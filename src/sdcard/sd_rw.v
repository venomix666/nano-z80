==> flow/design.v <==
module sd_rw # (
    parameter [2:0] CLK_DIV = 3'd3,      
    parameter       SIMULATE = 0
) (
    input wire	       rstn,
    input wire	       clk,
    output wire	       sdclk,
    inout	       sdcmd, 
    inout [3:0]	       sddat,
    output wire [ 3:0] card_stat,  
    output reg [ 1:0]  card_type,  
    input wire	       rstart, 
    input wire	       wstart, 
    input wire [31:0]  sector,
    output wire	       rbusy,
    output wire	       rdone,
    output reg	       outen,     
    output reg [ 8:0]  outaddr,   
    input  [ 7:0]      inbyte,    
    output reg [ 7:0]  outbyte    
);
reg sddatoe;
reg [3:0] sddatout;  
assign sddat = sddatoe ? sddatout : 4'bzzzz;
wire [3:0] sddatin = sddatoe ? 4'b1111 : sddat;
initial {outen, outaddr, outbyte} = 0;
localparam [1:0] UNKNOWN = 2'd0,       
                 SDv1    = 2'd1,
                 SDv2    = 2'd2,
                 SDHCv2  = 2'd3;
localparam [15:0] FASTCLKDIV = (16'd1 << CLK_DIV) ;
localparam [15:0] SLOWCLKDIV = FASTCLKDIV * (SIMULATE ? 16'd5 : 16'd48);
reg        start  = 1'b0;
reg [15:0] precnt = 0;
reg [ 5:0] cmd    = 0;
reg [31:0] arg    = 0;
reg [15:0] clkdiv = SLOWCLKDIV;
reg [31:0] sectoraddr = 0;
wire       busy, done, timeout, syntaxe;
wire[31:0] resparg;
reg        sdv1_maybe = 1'b0;
reg [ 2:0] cmd8_cnt   = 0;
reg [15:0] rca = 0;
localparam [3:0] CMD0      = 4'd0,
                 CMD8      = 4'd1,    
                 CMD55_41  = 4'd2,    
                 ACMD41    = 4'd3,    
                 CMD2      = 4'd4,    
                 CMD3      = 4'd5,    
                 CMD7      = 4'd6,    
                 CMD55_6   = 4'd7,    
                 READY     = 4'd8,    
                 ACMD6     = 4'd9,    
                 CMD16     = 4'd10,
                 CMD17     = 4'd11,
                 READING   = 4'd12,
                 CMD24     = 4'd13,
                 WRITING   = 4'd14;     
reg [3:0] sdcmd_stat = CMD0;
reg        sdclkl = 1'b0;
localparam [3:0] RWAIT    = 4'd0,
                 RDATA    = 4'd1,
                 RCRC     = 4'd2,
                 RTAIL    = 4'd3,
                 DONE     = 4'd4,
                 RTIMEOUT = 4'd5,
		 WDATA    = 4'd6,
		 WCRC     = 4'd7,
		 WWAITACK = 4'd8,
		 WACK     = 4'd9,
		 WWAIT    = 4'd10,
		 WERR     = 4'd11;
reg [3:0] sddat_stat = RWAIT;
reg [31:0] ridx   = 0;
reg [15:0] data_crc[4];      
reg [15:0] read_crc[4];      
reg [3:0] wdata;   
reg [3:0] wack;
assign     rbusy  = (sdcmd_stat != READY) ;
assign     rdone  = ((sdcmd_stat == READING) || (sdcmd_stat == WRITING)) && (sddat_stat==DONE);
assign card_stat = sdcmd_stat;
function  [15:0] CalcCrc16;
    input [15:0] crc;
    input [ 0:0] inbit;
begin
    CalcCrc16 = {crc[14:0],crc[15]^inbit} ^ {3'b0,crc[15]^inbit,6'b0,crc[15]^inbit,5'b0};
end
endfunction
sdcmd_ctrl u_sdcmd_ctrl (
    .rstn        ( rstn         ),
    .clk         ( clk          ),
    .sdclk       ( sdclk        ),
    .sdcmd       ( sdcmd        ),
    .clkdiv      ( clkdiv       ),
    .start       ( start        ),
    .precnt      ( precnt       ),
    .cmd         ( cmd          ),
    .arg         ( arg          ),
    .busy        ( busy         ),
    .done        ( done         ),
    .timeout     ( timeout      ),
    .syntaxe     ( syntaxe      ),
    .resparg     ( resparg      )
);
task set_cmd;
    input [ 0:0] _start;
    input [15:0] _precnt;
    input [ 5:0] _cmd;
    input [31:0] _arg;
begin
    start  <= _start;
    precnt <= _precnt;
    cmd    <= _cmd;
    arg    <= _arg;
end
endtask
always @ (posedge clk or negedge rstn)
    if(~rstn) begin
        set_cmd(0,0,0,0);
        clkdiv      <= SLOWCLKDIV;
        sectoraddr  <= 0;
        rca         <= 0;
        sdv1_maybe  <= 1'b0;
        card_type   <= UNKNOWN;
        sdcmd_stat  <= CMD0;
        cmd8_cnt    <= 0;
    end else begin
        set_cmd(0,0,0,0);
        if(sdcmd_stat == READING || sdcmd_stat == WRITING) begin
            if(sddat_stat==RTIMEOUT) begin
                set_cmd(1, 96, 17, sectoraddr);    
                sdcmd_stat <= CMD17;
            end else if(sddat_stat==DONE)
                sdcmd_stat <= READY;
            else if(sddat_stat==WERR)              
                sdcmd_stat <= READY;
        end else if(~busy) begin
            case(sdcmd_stat)
                CMD0    :   set_cmd(1, (SIMULATE?512:64000),  0,  'h00000000);
                CMD8    :   set_cmd(1,                 512 ,  8,  'h000001aa);
                CMD55_41:   set_cmd(1,                 512 , 55,  'h00000000);
                ACMD41  :   set_cmd(1,                 256 , 41,  'h40100000);
                CMD2    :   set_cmd(1,                 256 ,  2,  'h00000000);
                CMD3    :   set_cmd(1,                 256 ,  3,  'h00000000);
                CMD7    :   set_cmd(1,                 256 ,  7, {rca,16'h0});
                CMD55_6 :   set_cmd(1,                 256 , 55, {rca,16'h0});
                ACMD6   :   set_cmd(1,                 256 ,  6,  'h00000002);
                CMD16   :   set_cmd(1, (SIMULATE?512:64000), 16,  'h00000200);
                READY   :   if(rstart || wstart) begin 
                                set_cmd(1, 32  , rstart?17:24, (card_type==SDHCv2) ? sector : (sector<<9) );
                                sectoraddr <= (card_type==SDHCv2) ? sector : (sector<<9);
                                sdcmd_stat <= rstart?CMD17:CMD24;
		            end
            endcase
        end else if(done) begin
            case(sdcmd_stat)
                CMD0    :   sdcmd_stat <= CMD8;
                CMD8    :   if(~timeout && ~syntaxe && resparg[7:0]==8'haa) begin
                                sdcmd_stat <= CMD55_41;
                            end else if(timeout) begin
                                cmd8_cnt <= cmd8_cnt + 3'd1;
                                if (cmd8_cnt == 3'b111) begin
                                    sdv1_maybe <= 1'b1;
                                    sdcmd_stat <= CMD55_41;
                                end
                            end
                CMD55_41:   if(~timeout && ~syntaxe)
                                sdcmd_stat <= ACMD41;
                ACMD41  :   if(~timeout && ~syntaxe && resparg[31]) begin
                                card_type <= sdv1_maybe ? SDv1 : (resparg[30] ? SDHCv2 : SDv2);
                                sdcmd_stat <= CMD2;
                            end else begin
                                sdcmd_stat <= CMD55_41;
                            end
                CMD2    :   if(~timeout && ~syntaxe)
                                sdcmd_stat <= CMD3;
                CMD3    :   if(~timeout && ~syntaxe) begin
                                rca <= resparg[31:16];
                                sdcmd_stat <= CMD7;
                            end
                CMD7    :   if(~timeout && ~syntaxe) begin
                                clkdiv  <= FASTCLKDIV;
                                sdcmd_stat <= CMD55_6;
                            end
                CMD55_6:   if(~timeout && ~syntaxe)
                                sdcmd_stat <= ACMD6;
                ACMD6   :   if(~timeout && ~syntaxe)
                                sdcmd_stat <= CMD16;
                            else
                                sdcmd_stat <= CMD55_6;
                CMD16   :   if(~timeout && ~syntaxe)
                                sdcmd_stat <= READY;
                CMD24   :   if(~timeout && ~syntaxe)
                                sdcmd_stat <= WRITING;
                CMD17   :   if(~timeout && ~syntaxe)
                                sdcmd_stat <= READING;
                            else
                                set_cmd(1, 128, 17, sectoraddr);    
                default :
		  ;	      
            endcase
        end
    end
integer i;   
always @ (posedge clk or negedge rstn)
    if(~rstn) begin
        outen   <= 1'b0;
        outaddr <= 0;
        outbyte <= 0;
        sdclkl  <= 1'b0;
        sddat_stat <= RWAIT;
        ridx    <= 0;
        sddatoe <= 0;
        sddatout <= 4'd15;       
    end else begin
        outen   <= 1'b0;
        sdclkl  <= sdclk;
        if(sdcmd_stat!=WRITING && sdcmd_stat!=CMD17 && sdcmd_stat!=READING ) begin
            sddat_stat <= RWAIT;
            ridx   <= 0;
        end else if(~sdclkl & sdclk) begin
            case(sddat_stat)
                RWAIT   : begin
		    if(sdcmd_stat == WRITING) begin
                        sddat_stat <= WDATA;
		        sddatoe <= 1;	 
                        for(i=0;i<4;i=i+1) data_crc[i] <= 16'h0000;
                        ridx   <= 0;
                        outaddr<= 0;
		        sddatout <= 4'd0;   
		    end else begin		   
                        if(~sddatin[0]) begin
                           sddat_stat <= RDATA;
                           ridx   <= 0;
                           for(i=0;i<4;i=i+1) data_crc[i] <= 16'h0000;
                        end else begin
                            if(ridx > 1000000)       
                                sddat_stat <= RTIMEOUT;
                            ridx   <= ridx + 1;
		       end
                    end
                end  
	        WDATA : begin
                    if(ridx[0] == 1'b0) begin
                       for(i=0;i<4;i=i+1) 
			  data_crc[i] <= CalcCrc16(data_crc[i], inbyte[i+4]);
		       sddatout <= inbyte[7:4];		       
		       wdata <= inbyte[3:0];
		    end else begin
                       for(i=0;i<4;i=i+1) 
			 data_crc[i] <= CalcCrc16(data_crc[i], wdata[i]);
		       sddatout <= wdata;
                       outaddr<= ridx[9:1]+9'd1;
		    end
                    if(ridx >= 128*8-1) begin
                        sddat_stat <= WCRC;
                        ridx   <= 0; 
                    end else begin
                        ridx   <= ridx + 1;
                    end
		end
	        WCRC : begin
		   for(i=0;i<4;i=i+1) 
		     sddatout[i] <= data_crc[i][4'd15 - ridx[3:0]];
                    if(ridx >= 2*8-1) begin
                        sddat_stat <= WWAITACK;
                        ridx   <= 0; 
                    end else begin
                        ridx   <= ridx + 1;
                    end
		end
	        WWAITACK : begin
                   sddatoe <= 0;	 
		   if(sddatin[0] == 0) begin
		      sddat_stat <= WACK;
                      ridx   <= 0; 
		   end else if(ridx > 1000000) begin
		      sddat_stat <= WERR;    
		      ridx   <= 0; 
		   end else begin
                      ridx   <= ridx + 1;
		   end
		end
	        WACK : begin
                    wack[2'd3 - ridx[1:0]] <= sddatin[0];
                    if(ridx >= 4-1) begin
                        sddat_stat <= WWAIT;
                        ridx   <= 0; 
                    end else begin
                        ridx   <= ridx + 1;
                    end
		end
	        WWAIT : begin
		   if(sddatin[0] == 1) begin
		      sddat_stat <= RTAIL;
                      ridx   <= 0; 
		   end else if(ridx > 1000000) begin
		      sddat_stat <= WERR;    
		      ridx   <= 0; 
		   end else begin
                      ridx   <= ridx + 1;
		   end
		end
                RDATA : begin
		    if(ridx[0]) outbyte[3:0] <= sddatin;
		    else        outbyte[7:4] <= sddatin;
                    for(i=0;i<4;i=i+1) data_crc[i] <= CalcCrc16(data_crc[i], sddatin[i]);
                    if(ridx[0] == 1) begin
                        outen  <= 1'b1;
                        outaddr<= ridx[9:1];
                    end
                    if(ridx >= 128*8-1) begin
                        sddat_stat <= RCRC;
                        ridx   <= 0; 
                        for(i=0;i<4;i=i+1) read_crc[i] <= 16'h0000;
                    end else begin
                        ridx   <= ridx + 1;
                    end
                end
                RCRC : begin
                   for(i=0;i<4;i=i+1) begin
		      read_crc[i][4'd15 - ridx[3:0]] <= sddatin[i];
		   end
                   if(ridx >= 2*8-1) begin
                        sddat_stat <= RTAIL;
                        ridx   <= 0; 
                    end else begin
                        ridx   <= ridx + 1;
		    end
		end
                RTAIL   : begin
                    if (ridx == 1) begin
	            end		       
                    if (ridx >= 8*8-1) begin
                        sddat_stat <= DONE;
		    end
                    ridx   <= ridx + 1;
                end
            endcase
        end
    end
endmodule
module sdcmd_ctrl (
    input  wire         rstn,
    input  wire         clk,
    output reg          sdclk,
    inout               sdcmd,
    input  wire  [15:0] clkdiv,
    input  wire         start,
    input  wire  [15:0] precnt,
    input  wire  [ 5:0] cmd,
    input  wire  [31:0] arg,
    output reg          busy,
    output reg          done,
    output reg          timeout,
    output reg          syntaxe,
    output wire  [31:0] resparg
);
initial {busy, done, timeout, syntaxe} = 0;
initial sdclk = 1'b0;
localparam [7:0] TIMEOUT = 8'd250;
reg sdcmdoe  = 1'b0;
reg sdcmdout = 1'b1;
assign sdcmd = sdcmdoe ? sdcmdout : 1'bz;
wire sdcmdin = sdcmdoe ? 1'b1 : sdcmd;
function  [6:0] CalcCrc7;
    input [6:0] crc;
    input [0:0] inbit;
begin
    CalcCrc7 = ( {crc[5:0],crc[6]^inbit} ^ {3'b0,crc[6]^inbit,3'b0} );
end
endfunction
reg  [ 5:0] req_cmd = 6'd0;     
reg  [31:0] req_arg = 0;        
reg  [ 6:0] req_crc = 7'd0;     
wire [51:0] request = {6'b111101, req_cmd, req_arg, req_crc, 1'b1};
reg         resp_st;
reg  [ 5:0] resp_cmd;
reg  [31:0] resp_arg;
assign resparg = resp_arg;
reg  [17:0] clkdivr = 18'h3FFFF;
reg  [17:0] clkcnt  = 0;
reg  [15:0] cnt1 = 0;
reg  [ 5:0] cnt2 = 6'h3F;
reg  [ 7:0] cnt3 = 0;
reg  [ 7:0] cnt4 = 8'hFF;
always @ (posedge clk or negedge rstn)
    if(~rstn) begin
        {busy, done, timeout, syntaxe} <= 0;
        sdclk <= 1'b0;
        {sdcmdoe, sdcmdout} <= 2'b01;
        {req_cmd, req_arg, req_crc} <= 0;
        {resp_st, resp_cmd, resp_arg} <= 0;
        clkdivr <= 18'h3FFFF;
        clkcnt  <= 0;
        cnt1 <= 0;
        cnt2 <= 6'h3F;
        cnt3 <= 0;
        cnt4 <= 8'hFF;
    end else begin
        {done, timeout, syntaxe} <= 0;
        clkcnt <= ( clkcnt < {clkdivr[16:0],1'b1} ) ? (clkcnt+18'd1) : 18'd0;
        if     (clkcnt == 18'd0)
          clkdivr <= {2'h0, clkdiv};  
        if (clkcnt == clkdivr)
            sdclk <= 1'b0;
        else if (clkcnt == {clkdivr[16:0],1'b1} )
            sdclk <= 1'b1;
        if(~busy) begin
            if(start) busy <= 1'b1;
            req_cmd <= cmd;
            req_arg <= arg;
            req_crc <= 0;
            cnt1 <= precnt;
            cnt2 <= 6'd51;
            cnt3 <= TIMEOUT;
            cnt4 <= 8'd134;
        end else if(done) begin
            busy <= 1'b0;
        end else if( clkcnt == clkdivr) begin
            {sdcmdoe, sdcmdout} <= 2'b01;
            if     (cnt1 != 16'd0) begin
                cnt1 <= cnt1 - 16'd1;
            end else if(cnt2 != 6'h3F) begin
                cnt2 <= cnt2 - 6'd1;
                {sdcmdoe, sdcmdout} <= {1'b1, request[cnt2]};
                if(cnt2>=8 && cnt2<48) req_crc <= CalcCrc7(req_crc, request[cnt2]);
            end
        end else if( clkcnt == {clkdivr[16:0],1'b1} && cnt1==16'd0 && cnt2==6'h3F ) begin
            if(cnt3 != 8'd0) begin
                cnt3 <= cnt3 - 8'd1;
                if(~sdcmdin)
                    cnt3 <= 8'd0;
                else if(cnt3 == 8'd1)
                    {done, timeout, syntaxe} <= 3'b110;
            end else if(cnt4 != 8'hFF) begin
                cnt4 <= cnt4 - 8'd1;
                if(cnt4 >= 8'd96)
                    {resp_st, resp_cmd, resp_arg} <= {resp_cmd, resp_arg, sdcmdin};
                if(cnt4 == 8'd0) begin
                    {done, timeout} <= 2'b10;
                    syntaxe <= resp_st || ((resp_cmd!=req_cmd) && (resp_cmd!=6'h3F) && (resp_cmd!=6'd0));
                end
            end
        end
    end
endmodule
Step by step through the tools: sd_rw
The steps from the RTL of sd_rw to its reports follow in flow order. Line numbers count from 1 in the design file above. Cell names lack the library's common part. Not given: --

Design top: sd_rw. Clock: clk. Cell library: sky130hd. Timing corner: tt_025C_1v80.

After elaboration
Yosys after proc, flatten, opt, wreduce and memory -nomap, before mapping. Print and check cells are not counted. Equal cells are merged and count once.

Add/sub/neg operators: 9. $lt $le $gt $ge: 9. Under equal/unequal tests stands 75. Under shift operators stands 5. Under multiplexer cells stands 171. For bitwise logic cells the number is 38. For reductions and logical operators the number is 61.

Operator list (count): 32-bit 2-to-1 mux (18); 32-bit case mux with 7-bit select (1); 16-bit by 13-bit bitwise XOR with 16-bit output (12); 32-bit case mux with 6-bit select (1); 16-bit 2-to-1 mux (12); 16-bit case mux with 3-bit select (4); 4-bit 2-to-1 mux (37); 8-bit 2-to-1 mux (15); 16-bit by 4-bit indexed select with 1-bit output (4); 16-bit case mux with 4-bit select (1); 6-bit case mux with 9-bit select (1); 52-bit by 6-bit indexed select with 1-bit output (1); 7-bit 2-to-1 mux (7); 4-bit inequality test (second input constant) (12); 4-bit case mux with 12-bit select (1); 6-bit 2-to-1 mux (8); 4-bit == test (second input constant) (11); 18-bit == test (2); 4-bit case mux with 9-bit select (1); 1-bit 2-to-1 mux (36); 5-bit AND reduction (7); 32-bit by 1-bit adder with 32-bit output (second input constant) (1); 32-bit by 10-bit >= comparator with 1-bit output (second input constant) (1); 32-bit by 2-bit >= comparator with 1-bit output (second input constant) (1); 32-bit by 20-bit greater-than comparator with 1-bit output (second input constant) (1); 32-bit by 4-bit >= comparator with 1-bit output (second input constant) (1); 32-bit by 6-bit >= comparator with 1-bit output (second input constant) (1); 4-bit by 3-bit == test with 1-bit output (second input constant) (8).

Not listed: further kinds 60, cells in them 162.

Register bits after elaboration: 409. The figure for input port bits is 44. The entry for output and inout bits reads 32.

Logic depth
Yosys ltp: most cells in a row. Word level: on the elaborated netlist, between registers, memories and ports. Mapped: between sequential cells and ports; inverters and the memories' decode and read muxes count.

The figure for depth after elaboration is 11. The entry for ABC_AREA reads 0. The entry for depth in mapped cells reads 14. For depth with buffers taken out the number is 9.

Netlist
Source: synth_stat.txt of the flow (Yosys; design flattened, memories mapped). It holds for the ABC_AREA given above (unset counts as 0); a run with the other value may have another netlist. The area totals of this step are shown rounded.

The figure for cell count is 1821. Under chip area (Yosys) stands 19500 um2. For sequential area the number is 9950 um2. Mapped flip-flops: 383. The figure for buffer cells is 109.

Cell types: dfrtp_1 (count 292, total area 7.31E+03 um2); edfxtp_1 (count 68, total area 2.04E+03 um2); nand2_1 (count 205, total area 769.488 um2); mux2_2 (count 60, total area 675.648 um2); mux4_2 (count 28, total area 630.605 um2); a21oi_1 (count 121, total area 605.581 um2); dfstp_2 (count 23, total area 604.33 um2); mux2_4 (count 38, total area 570.547 um2); nor2_1 (count 133, total area 499.229 um2); ha_1 (count 33, total area 412.896 um2); o21ai_0 (count 78, total area 390.374 um2); and2_1 (count 61, total area 381.616 um2); nand3_1 (count 68, total area 340.326 um2); clkbuf_1 (count 90, total area 337.824 um2); xor2_1 (count 31, total area 271.51 um2); xnor2_1 (count 29, total area 253.994 um2); mux2i_1 (count 25, total area 250.24 um2); a22o_1 (count 27, total area 236.477 um2).

Not listed: further types 65, cells in them 411. The figures by module come from a second, unflattened synthesis with its own total; it is not the netlist above.

The entry for cells (unflattened synthesis) reads 1898. The entry for area total of the unflattened synthesis reads 20500 um2.

Rows give one instance, submodules left out.

By module: sd_rw (instances 1, cells 1125, area 11800 um2); sdcmd_ctrl (instances 1, cells 773, area 8690 um2).

Path before layout
OpenSTA on the mapped netlist: ideal clock, no wires. The path of least setup slack (recovery checks aside). Input and output delay are each 20% of the period. Register names are those of the netlist, which keeps one name where synthesis merged equal registers.

Path kind: reg-to-reg. Start point: register sddat_stat[1]. End point: register data_crc[0][0]. Period: 5.07 ns. The figure for library setup time is 0.486 ns. The figure for data arrival time is 4.388 ns. Under required time stands 4.584 ns. For path slack the number is 0.196 ns. The entry for delay of the path reads 4.874 ns. Under driving pins on the path stands 8. Under buffers on the path stands 3. Under synthesis period reached stands 4.874 ns.

"delay of the path" is the arrival time less input delay plus setup time. "driving pins on the path": output pins that drive a net of the path, with the launching flip-flop's if there is one; two outputs of one cell count as two. "synthesis period reached" is the clock period less the worst setup slack; recovery checks do not enter. This is arithmetic on one report: input and output delays are still those of the set period (20% each). Between the ends stands the longest chain of elaborated cells between them, by number of cells; it is not shown to be the way that was timed. Of several equally long chains one is given. A line is the first line of the expression or statement that the cell stems from. Yosys adds cells for indexed reads and writes and turns some case tables into memories. A register here has more assigning lines than the two given. The path ends at the enable pin of a flip-flop; only ways to that pin are counted.

Cell sequence: dfrtp_1 clkbuf_1 or3b_2 a21oi_1 clkbuf_1 clkbuf_1 a21oi_1 nor2_1. The figure for length of the longest elaborated chain is 3.

Ends and longest elaborated chain, after synthesis: from (decl) (RTL line 73) `reg [3:0] sddat_stat = RWAIT;`; from (assign) (RTL line 211) `sddat_stat <= RWAIT;`; from (assign) (RTL line 219) `sddat_stat <= RWAIT;`; 4-bit zero test (RTL line 222) `case(sddat_stat)`; 3-bit inequality test; 5-bit AND reduction; to (assign) (RTL line 246) `data_crc[i] <= CalcCrc16(data_crc[i], inbyte[i+4]);`; to (assign) (RTL line 251) `data_crc[i] <= CalcCrc16(data_crc[i], wdata[i]);`; to (decl) (RTL line 75) `reg [15:0] data_crc[4];`.

Timing after layout
From the final timing report of stored run 1: the path of least setup slack in the routed layout; clock arrival at registers is part of the times.

Path kind: reg-to-output. Start point: register sdcmd_stat[2]. End point: output rdone. Period: 4.19 ns. The entry for output delay reads 0.84 ns. The figure for data arrival time is 3.24 ns. Under required time stands 3.35 ns. For path slack the number is 0.12 ns. Under driving pins on the path stands 7. Under buffers on the path stands 2.

Between the ends stands the longest chain of elaborated cells between them, by number of cells; it is not shown to be the way that was timed. Of several equally long chains one is given. A register here has more assigning lines than the two given.

Cell sequence: dfrtp_1 clkbuf_1 nor2b_1 and2_1 nand2_1 nor3_2 clkdlybuf4s50_1. The figure for length of the longest elaborated chain is 3.

Ends and longest elaborated chain, after layout: from (decl) (RTL line 59) `reg [3:0] sdcmd_stat = CMD0;`; from (assign) (RTL line 125) `sdcmd_stat  <= CMD0;`; from (assign) (RTL line 152) `sdcmd_stat <= rstart?CMD17:CMD24;`; 4-bit == test (RTL line 80) `assign     rdone  = ((sdcmd_stat == READING) || (sdcmd_stat == WRITING)) && (sddat_stat==DONE);`; 1-bit logical OR (RTL line 80); 1-bit logical AND (RTL line 80); to (decl) (RTL line 16) `output wire rdone,`.

Module sd_rw, platform sky130hd: 2 stored runs of the flow (Yosys, OpenROAD) with differing settings, in no particular order. Input and output delays are each 20% of the period that was set; the output load is 0.01 pF. "reached clock period": clock period set for the run, less the worst setup slack. It is reckoned from that one timing run; input and output delays stay at 20% of the period that was set. "worst path time": the worst setup path's part of the clock period (all of it between registers, 20% less for each end at a port) less its slack. A launch clock that arrives late makes it longer, a capture clock that arrives late makes it shorter. "total power of the final layout" is the tool's figure for a default switching activity; nothing was simulated. Values from the reports are rounded here.

Stored run 1 has these settings: period_ns 4.19; CORE_UTILIZATION 32; SETUP_SLACK_MARGIN -0.14; CORE_ASPECT_RATIO 1.67; CELL_PAD_IN_SITES_DETAIL_PLACEMENT 0; ABC_AREA 0; GPL_TIMING_DRIVEN 0; CAP_MARGIN 0; SLEW_MARGIN 10; MAX_ROUTING_LAYER met4; CORE_MARGIN 2. The setup slack of the worst path reads 0.116 ns. For the cell area after synthesis the run shows 19500 um2. For the reached clock period the run shows 4.074 ns. The worst path time reads 3.24 ns. Type of the worst setup path: reg-to-output. For the total negative slack on setup checks the run shows 0.000 ns. The total power of the final layout is 7670 µW. The area inside the die boundary stands at 62900 um2. The measured standard-cell area after layout is 22600 um2. The utilization of the finished layout stands at 0.376.

Stored run 2 has these settings: period_ns 5.59; CORE_UTILIZATION 59; SETUP_SLACK_MARGIN -0.07; PLACE_DENSITY_LB_ADDON 0.28; CELL_PAD_IN_SITES_GLOBAL_PLACEMENT 1; GPL_TIMING_DRIVEN 1; GPL_ROUTABILITY_DRIVEN 0; CAP_MARGIN 25; MIN_ROUTING_LAYER met1; CORE_MARGIN 2; SLEW_MARGIN 20. The setup slack of the worst path reads 1.36 ns. For the cell area after synthesis the run shows 19500 um2. For the reached clock period the run shows 4.226 ns. The worst path time reads 3.11 ns. Type of the worst setup path: reg-to-output. For the total negative slack on setup checks the run shows 0.000 ns. The total power of the final layout is 5840 µW. The area inside the die boundary stands at 34500 um2. The measured standard-cell area after layout is 21900 um2. The utilization of the finished layout stands at 0.672.
